==> flow/design.v <==
parameter int WIDTH          = 32;   
parameter int RS             = 5;    
parameter int RD             = 5;    
parameter int IMM            = 32;   
parameter int SUB_OPCODE     = 4;    
parameter int OPCODE     = 5;    
parameter int LOAD_TYPE      = 3;    
parameter int ALU_OP         = 4;    
parameter int FORWARD_MODE   = 3;    
typedef enum logic [LOAD_TYPE-1:0] {
    LOAD_BYTE     = 3'b000,
    LOAD_HALF     = 3'b001,
    LOAD_WORD     = 3'b010,
    LOAD_BYTE_U   = 3'b100,
    LOAD_HALF_U   = 3'b101
} load_type_e;
typedef enum logic [FORWARD_MODE-1:0] {
    FORWARD_NORMAL           = 3'b000,
    FORWARD_BRANCH_EX        = 3'b001,
    FORWARD_MEMORY_EX        = 3'b010,
    FORWARD_BRANCH_MEM       = 3'b011,
    FORWARD_MEMORY_MEM       = 3'b100,
    FORWARD_BRANCH_WB        = 3'b101,
    FORWARD_MEMORY_WB        = 3'b110
} forward_mode_e;
typedef enum logic [ALU_OP-1:0] {
    ALU_ADD    = 4'd0,
    ALU_SUB    = 4'd1,
    ALU_SLL    = 4'd2,
    ALU_SLT    = 4'd3,
    ALU_SLTU   = 4'd4,
    ALU_XOR    = 4'd5,
    ALU_SRL    = 4'd6,
    ALU_SRA    = 4'd7,
    ALU_OR     = 4'd8,
    ALU_AND    = 4'd9
} alu_op_e;
function automatic logic [WIDTH-1:0] Forwarding_MUX (
    input logic [FORWARD_MODE-1:0] Control_Signal,
    input logic [WIDTH-1:0] Normal_Data,
    input logic [WIDTH-1:0] Forwarding_From_Branch_Ex,
    input logic [WIDTH-1:0] Forwarding_From_Memory_Ex,
    input logic [WIDTH-1:0] Forwarding_From_Branch_Mem,
    input logic [WIDTH-1:0] Forwarding_From_Memory_Mem,
    input logic [WIDTH-1:0] Forwarding_From_Branch_WB,
    input logic [WIDTH-1:0] Forwarding_From_Memory_WB
);
    case (Control_Signal)
        FORWARD_NORMAL:        Forwarding_MUX = Normal_Data;
        FORWARD_BRANCH_EX:     Forwarding_MUX = Forwarding_From_Branch_Ex;
        FORWARD_MEMORY_EX:     Forwarding_MUX = Forwarding_From_Memory_Ex;
        FORWARD_BRANCH_MEM:    Forwarding_MUX = Forwarding_From_Branch_Mem;
        FORWARD_MEMORY_MEM:    Forwarding_MUX = Forwarding_From_Memory_Mem;
        FORWARD_BRANCH_WB:     Forwarding_MUX = Forwarding_From_Branch_WB;
        FORWARD_MEMORY_WB:     Forwarding_MUX = Forwarding_From_Memory_WB;
        default:               Forwarding_MUX = 32'd0;
    endcase
endfunction
module LoopDetector (
    input logic clk,
    input logic rst,
    input logic [WIDTH-1:0]PC_F,
    input logic [WIDTH-1:0]PC_EX,
    input logic [WIDTH-1:0]PC_destination,
    input logic branch_en_F,
    input logic branch_en_EX,
    input logic feedback_from_ALU,
    output logic loop_decision,
    output logic LD_en
    );
    logic [7:0]counter_table[255:0]; 
    logic [8:0]memory_table[255:0]; 
    logic [7:0]temp_counter;
    logic [WIDTH-1:0]comparator_out;
    logic loop_en;
    Kogge_Stone Comparator(
        .in0(PC_destination),
        .in1(PC_F),
        .sub_en(1'b1),
        .out(comparator_out)
    );
    assign loop_en = comparator_out[WIDTH-1];
    int i;
    always_ff @(posedge clk, negedge rst)
    begin
        if(!rst)
        begin
            for(i = 0; i < 256 ; i = i+1)
            begin
                counter_table[i] <= 8'd0;
                memory_table[i] <= {1'd0 , 8'd0};
            end
        end
        else
        begin
            if(loop_en && branch_en_F)
            begin
                counter_table[PC_F[7:0]] <= counter_table[PC_F[7:0]] + 8'd1;
                temp_counter <= counter_table[PC_F[7:0]] + 8'd1;
            end
            else
            begin
                temp_counter <= counter_table[PC_F[7:0]][7:0];
            end
            if(branch_en_EX)
            begin
                if(feedback_from_ALU)
                begin
                    memory_table[PC_EX[7:0]][7:0] <= counter_table[PC_EX][7:0];
                    memory_table[PC_EX[7:0]][8] <= 1'b1;
                end
                else 
                begin
                    memory_table[PC_EX[7:0]][8] <= 1'd0;
                    counter_table[PC_EX[7:0]][7:0] <= 8'd0;
                end
            end
            else 
            begin
            end
        end
    end
    assign LD_en = memory_table[PC_F[7:0]][8];
    assign loop_decision = (LD_en) ? (memory_table[PC_F[7:0]][7:0] - counter_table[PC_F[7:0]] >= 0) ? 1'b1 : 1'b0 : 1'b0;
endmodule
module Kogge_Stone
	#(
	parameter X = 161
	)
	(
	input logic [WIDTH-1 : 0]in0,
	input logic [WIDTH-1 : 0]in1,
	input logic sub_en, 
	output logic overflow,
	output logic [WIDTH-1 : 0]out
	);
	wire [WIDTH-1 : 0]wire_in0;
	wire [WIDTH-1 : 0]wire_in1;
	wire [X-1:0]wire_prop;
	wire [X-1:0]wire_gen;
	wire [32 : 0]wire_carry;	
	assign wire_carry[0] = sub_en;
	genvar i;
	generate 
		for(i=0 ; i<32 ; i=i+1)begin
			assign wire_in1[i] = in1[i] ^ wire_carry[0];
			assign wire_in0[i] = in0[i];
		end
	endgenerate
	generate 
	for(i=0 ; i<32 ; i=i+1)begin 
		assign wire_prop[i] = wire_in0[i] ^ wire_in1[i];
		assign wire_gen[i] = wire_in1[i] & wire_in0[i];
	end 
	for(i=32 ; i<63 ; i=i+1)begin 
		assign wire_prop[i] = wire_prop[i-31] & wire_prop[i-32];
		assign wire_gen[i] = wire_gen[i-31] | (wire_prop[i-31] & wire_gen[i-32]); 
	end 
endgenerate
    assign wire_prop[63] = wire_prop[33] & wire_prop[0];
    assign wire_gen[63] = wire_gen[33] | (wire_prop[33] & wire_gen[0]);
    generate 
    for(i=64 ; i<93 ; i=i+1)begin 
        assign wire_prop[i] = wire_prop[i-30] & wire_prop[i-32];
        assign wire_gen[i] = wire_gen[i-30] | (wire_prop[i-30] & wire_gen[i-32]);
    end
    endgenerate
    assign wire_prop[93] = wire_prop[65] & wire_prop[0];
    assign wire_gen[93] = wire_gen[65] | (wire_prop[65] & wire_gen[0]);
    assign wire_prop[94] = wire_prop[66] & wire_prop[32];
    assign wire_gen[94] = wire_gen[66] | (wire_prop[66] & wire_gen[32]);
    generate 
        for(i=95 ; i<121 ;i=i+1)begin 
            assign wire_prop[i] = wire_prop[i-28] & wire_prop[i-32];
            assign wire_gen[i] = wire_gen[i-28] | (wire_prop[i-28] & wire_gen[i-32]);
        end
    endgenerate
    assign wire_prop[121] = wire_prop[97] & wire_prop[0];
    assign wire_gen[121] = wire_gen[97] | (wire_prop[97] & wire_gen[0]);
    assign wire_prop[122] = wire_prop[98] & wire_prop[32];
    assign wire_gen[122] = wire_gen[98] | (wire_prop[98] & wire_gen[32]);
    assign wire_prop[123] = wire_prop[99] & wire_prop[63];
    assign wire_gen[123] = wire_gen[99] | (wire_prop[99] & wire_gen[63]);
    assign wire_prop[124] = wire_prop[100] & wire_prop[64];
    assign wire_gen[124] = wire_gen[100] | (wire_prop[100] & wire_gen[64]);
    generate 
    for(i=125 ; i<145 ; i=i+1)begin 
        assign wire_prop[i] = wire_prop[i-24] & wire_prop[i-32];
        assign wire_gen[i] = wire_gen[i-24] | (wire_prop[i-24] & wire_gen[i-32]);
    end 
    endgenerate
    assign wire_prop[145] = wire_prop[129] & wire_prop[0];
    assign wire_gen[145] = wire_gen[129] | (wire_prop[129] & wire_gen[0]);
    assign wire_prop[146] = wire_prop[130] & wire_prop[32];
    assign wire_gen[146] = wire_gen[130] | (wire_prop[130] & wire_gen[32]);
    assign wire_prop[147] = wire_prop[131] & wire_prop[63];
    assign wire_gen[147] = wire_gen[131] | (wire_prop[131] & wire_gen[63]);
    assign wire_prop[148] = wire_prop[132] & wire_prop[64];
    assign wire_gen[148] = wire_gen[132] | (wire_prop[132] & wire_gen[64]);
    assign wire_prop[149] = wire_prop[133] & wire_prop[93];
    assign wire_gen[149] = wire_gen[133] | (wire_prop[133] & wire_gen[93]);
    assign wire_prop[150] = wire_prop[134] & wire_prop[94];
    assign wire_gen[150] = wire_gen[134] | (wire_prop[134] & wire_gen[94]);
    assign wire_prop[151] = wire_prop[135] & wire_prop[95];
    assign wire_gen[151] = wire_gen[135] | (wire_prop[135] & wire_gen[95]);
    assign wire_prop[152] = wire_prop[136] & wire_prop[96];
    assign wire_gen[152] = wire_gen[136] | (wire_prop[136] & wire_gen[96]);
    generate 
    for(i=153 ; i<161 ; i=i+1)begin
        assign wire_prop[i] = wire_prop[i-16] & wire_prop[i-32] ;
        assign wire_gen[i] = wire_gen[i-16] | (wire_prop[i-16] & wire_gen[i-32]);
    end
    endgenerate
	assign wire_carry[1] = wire_gen[0] | (wire_prop[0] & wire_carry[0]);
	assign wire_carry[2] = wire_gen[32] | (wire_prop[32] & wire_carry[0]);
	assign wire_carry[3] = wire_gen[63] | (wire_prop[63] & wire_carry[0]);
	assign wire_carry[4] = wire_gen[64] | (wire_prop[64] & wire_carry[0]);
	assign wire_carry[5] = wire_gen[93] | (wire_prop[93] & wire_carry[0]);
	assign wire_carry[6] = wire_gen[94] | (wire_prop[94] & wire_carry[0]);
	assign wire_carry[7] = wire_gen[95] | (wire_prop[95] & wire_carry[0]);
	assign wire_carry[8] = wire_gen[96] | (wire_prop[96] & wire_carry[0]);
	assign wire_carry[9] = wire_gen[121] | (wire_prop[121] & wire_carry[0]);
	assign wire_carry[10] = wire_gen[122] | (wire_prop[122] & wire_carry[0]);
	assign wire_carry[11] = wire_gen[123] | (wire_prop[123] & wire_carry[0]);
	assign wire_carry[12] = wire_gen[124] | (wire_prop[124] & wire_carry[0]);
	assign wire_carry[13] = wire_gen[125] | (wire_prop[125] & wire_carry[0]);
	assign wire_carry[14] = wire_gen[126] | (wire_prop[126] & wire_carry[0]);
	assign wire_carry[15] = wire_gen[127] | (wire_prop[127] & wire_carry[0]);
	assign wire_carry[16] = wire_gen[128] | (wire_prop[128] & wire_carry[0]);
	generate 
		for(i=145 ; i<161 ; i= i+1)begin 
			assign wire_carry[i-128] = wire_gen[i] | (wire_prop[i] & wire_carry[0]);
		end 
	endgenerate
	wire [31:0]wire_out;
	generate 
		for(i=0 ; i<32 ; i=i+1)begin 
			assign wire_out[i] = wire_carry[i] ^ wire_prop[i];
		end
	endgenerate
	assign out = wire_out;
	wire sign0 = in0[31];
	wire sign1 = in1[31];
	wire sign_out = out[31];
	assign overflow = sub_en ? (!sign0 && sign1) || (sign0 && !sign1) :	(sign0 && sign1) || !(sign0 && sign1);
endmodule
# Step by step through the tools: LoopDetector
# Tool output for the design above, in the order of the flow.
# Lines are those of the file above, counted from 1.
# Cell names lack the library's common part.
# A cell with - has no value.
[inputs]
design = "LoopDetector"
clock = "clk"
cell_library = "sky130hd"
corner = "tt_025C_1v80"

# After elaboration
# Source: Yosys, flattened and elaborated. Widths are those after wreduce. Registers that Yosys merges into a memory's read port (data or address) are not register bits. Print and check cells do not count. Equal cells are merged and count once.
[op_classes]
addsub = 2
mul = 0
div = 0
cmp = 1
n_eq = 510
shift = 0
mux = 2054
logic = 187
reduce_logical = 515
[op_table]
columns = ["op", "count"]
rows = [
  ["8-bit two-way mux", 1281],
  ["9-bit case mux with 256-bit select", 1],
  ["8-bit equality test (second input constant)", 256],
  ["8-bit case mux with 256-bit select", 1],
  ["8-bit case mux with 255-bit select", 1],
  ["8-bit by 7-bit equality test with 1-bit output (second input constant)", 128],
  ["1-bit two-way mux", 770],
  ["3-bit AND reduction", 256],
  ["2-bit AND reduction", 256],
  ["8-bit by 6-bit equality test with 1-bit output (second input constant)", 64],
  ["8-bit by 5-bit equality test with 1-bit output (second input constant)", 32],
  ["8-bit by 4-bit equality test with 1-bit output (second input constant)", 16],
  ["1-bit AND", 91],
  ["8-bit by 3-bit equality test with 1-bit output (second input constant)", 8],
  ["1-bit bitwise XOR", 33],
  ["1-bit NOT", 32],
  ["32-bit by 1-bit greater-or-equal comparator with 1-bit output (second input constant)", 1],
  ["8-bit by 2-bit equality test with 1-bit output (second input constant)", 4],
  ["1-bit OR", 31],
  ["8-bit by 1-bit equality test with 1-bit output (second input constant)", 2],
  ["8-bit zero test", 2],
  ["8-bit by 8-bit subtractor with 9-bit output", 1],
  ["8-bit by 1-bit adder with 8-bit output (second input constant)", 1],
  ["1-bit logical AND", 1],
]
[word_totals]
reg_bits = 4352
latch_bits = 0
ramBits = 0
romBits = 0
clocked_rd_ports_x_width = 0
memories = 0
input_bits = 101
output_inout_bits = 2

# Depth
# Yosys ltp: most cells in a row. Word level: on the elaborated netlist, between registers, memories and ports. Mapped: between sequential cells and ports; inverters and the memories' decode and read muxes count.
[logic_depth]
ltp_word = 21
abc_area = 0
ltp_mapped = 13
ltp_nobuf = 8

# Synthesis result
# Yosys stat after the flow's synthesis: flattened, memories mapped to cells. It holds for the ABC_AREA given above (unset counts as 0); a run with the other value may have another netlist.
[types]
columns = ["cell", "count", "type_area_um2"]
rows = [
  ["dfrtp_1", 256, 6.41E+03],
  ["mux2_2", 271, 3.05E+03],
  ["nand2_1", 288, 1.08E+03],
  ["clkbuf_1", 94, 352.838],
  ["a22oi_1", 32, 240.23],
  ["nor2_1", 58, 217.709],
  ["mux2i_1", 19, 190.182],
  ["mux4_2", 8, 180.173],
  ["nor3_1", 35, 175.168],
  ["and2_1", 19, 118.864],
  ["buf_2", 23, 115.11],
  ["a22o_1", 13, 113.859],
  ["a32oi_1", 13, 113.859],
  ["nand2b_1", 18, 112.608],
  ["a21oi_1", 22, 110.106],
  ["nand3_1", 21, 105.101],
  ["a31oi_1", 15, 93.84],
  ["o21ai_0", 18, 90.086],
]
# Other cell types: 54; their cells: 180.
[mapped]
cells = 1403
synth_area_um2 = 14271.2
flip_flops = 256
buf_cells = 127

# Worst setup path after synthesis
# Source: OpenSTA report_checks on the synthesized netlist (no wires, ideal clock, input and output delay 20% of the period each), path of least setup slack; recovery checks are left aside. Register names are those of the netlist, which keeps one name where synthesis merged equal registers.
[synth_path]
path_kind = "input to output"
startpoint = "input port PC_F[3]"
endpoint = "output port loop_decision"
clock_period_ns = 5.5
input_delay_ns = 1.100
t_arrival_ns = 3.501
required_time_ns = 4.400
slack_ns = 0.899
path_delay_ns = 2.401
path_stages = 10
path_buffers = 4
period_less_setup_slack_ns = 4.601
# "path_delay_ns" = arrival - input delay + setup time.
# A path that ends at an output port has no setup time.
# "path_stages" counts driving pins, that of a launching flip-flop among them; a cell with two outputs on the path counts twice.
# "period_less_setup_slack_ns" = period - worst setup slack (recovery checks aside). The figure is calculated, with input and output delays left at 20% of the set period.
[synth_via]
cell_sequence = "buf_4 clkbuf_1 buf_1 mux2_2 a22oi_1 o32a_1 o2111ai_1 or4_1 o31a_1 buf_4"
cells_between = 262
[synth_rtl]
columns = ["element", "line_no", "source"]
rows = [
  ["from (decl)", 62, "input logic [WIDTH-1:0]PC_F,"],
  ["to (decl)", 68, "output logic loop_decision,"],
]
# Chain of elaborated cells between the ends: none given.
# Some nets on the timed path still bear RTL names; the line given drives or declares the net.
[synth_named_nets]
columns = ["net", "line_no", "source"]
rows = [
  ["LD_en", 123, "assign LD_en = memory_table[PC_F[7:0]][8];"],
]

# Path in the finished layout
# Path of least setup slack in the final report of run 1 (OpenROAD, finished layout, wires in). Where an end is a register, its clock arrival counts in the times.
[layout_path]
path_kind = "input to output"
startpoint = "input port PC_F[0]"
endpoint = "output port loop_decision"
clock_period_ns = 3.29
input_delay_ns = 0.66
t_arrival_ns = 3.39
required_time_ns = 2.63
slack_ns = -0.76
path_stages = 10
path_buffers = 4
# The rows between start and end are the longest chain of elaborated cells between them; the timing report does not say that the signal goes this way. Where chains are equally long, one stands for them.
# A line is the first line of the expression or statement that the cell stems from. Yosys adds cells for indexed reads and writes and turns some case tables into memories.
[layout_via]
cell_sequence = "buf_12 buf_12 buf_12 mux4_2 and3_4 a311oi_2 nand4_1 or4_4 o31a_1 buf_2"
elab_chain_len = 6
cells_between = 262
[layout_rtl]
columns = ["element", "line_no", "source"]
rows = [
  ["from (decl)", 62, "input logic [WIDTH-1:0]PC_F,"],
  ["8-bit equality test", 124, "assign loop_decision = (LD_en) ? (memory_table[PC_F[7:0]][7:0] - counter_table[PC_F[7:0]] >= 0) ? 1'b1 : 1'b0 ..."],
  ["9-bit case mux with 256-bit select", 124, ""],
  ["8-bit by 8-bit subtractor with 9-bit output", 124, ""],
  ["32-bit by 1-bit greater-or-equal comparator with 1-bit output", 124, ""],
  ["1-bit two-way mux x2", 124, ""],
  ["to (decl)", 68, "output logic loop_decision,"],
]

# Stored flow runs of LoopDetector (2 of them; Yosys, OpenROAD, sky130hd). They differ in their settings and are not a sequence. Constraints: input delay and output delay 20% of the set period each, output load 0.01 pF.
# "clock_period_reached_ns" means the clock period less the worst setup slack. The figure is calculated, with input and output delays left at 20% of the set period.
# "worst_setup_path_time_ns" is the time allowed to the run's worst setup path (the clock period less input and output delay, where it has them) less its slack. Clock arrival times count: a late capture clock shortens it, a late launch clock lengthens it.
# "power_mw" is the tool's figure for a default switching activity; nothing was simulated.

[[run]]
name = "run 1"
[run.settings]
period_ns = 3.29
CORE_UTILIZATION = 29
PLACE_DENSITY_LB_ADDON = 0.02
CORE_ASPECT_RATIO = 1.14
GPL_ROUTABILITY_DRIVEN = 1
CAP_MARGIN = 20
MAX_ROUTING_LAYER = "met4"
CORE_MARGIN = 2
SLEW_MARGIN = 20
[run.results]
final_util_pct = 38.6
timing.setup.ws_ns = -0.757
power_mw = 8.322
synthesis_area_um2 = 14271.2
clock_period_reached_ns = 4.047
design.die.area_um2 = 51004.7
worst_setup_path_time_ns = 2.73
path_kind = "input to output"

[[run]]
name = "run 2"
[run.settings]
period_ns = 4.84
CORE_UTILIZATION = 20
PLACE_DENSITY_LB_ADDON = 0.16
CORE_ASPECT_RATIO = 0.66
CELL_PAD_IN_SITES_GLOBAL_PLACEMENT = 1
CELL_PAD_IN_SITES_DETAIL_PLACEMENT = 0
GPL_TIMING_DRIVEN = 1
CTS_CLUSTER_SIZE = 25
CAP_MARGIN = 30
MAX_ROUTING_LAYER = "met4"
CORE_MARGIN = 2
SLEW_MARGIN = 20
[run.results]
final_util_pct = 26.6
timing.setup.ws_ns = 0.044
power_mw = 5.405
synthesis_area_um2 = 14271.2
clock_period_reached_ns = 4.796
design.die.area_um2 = 73556.0
worst_setup_path_time_ns = 2.86
path_kind = "input to output"
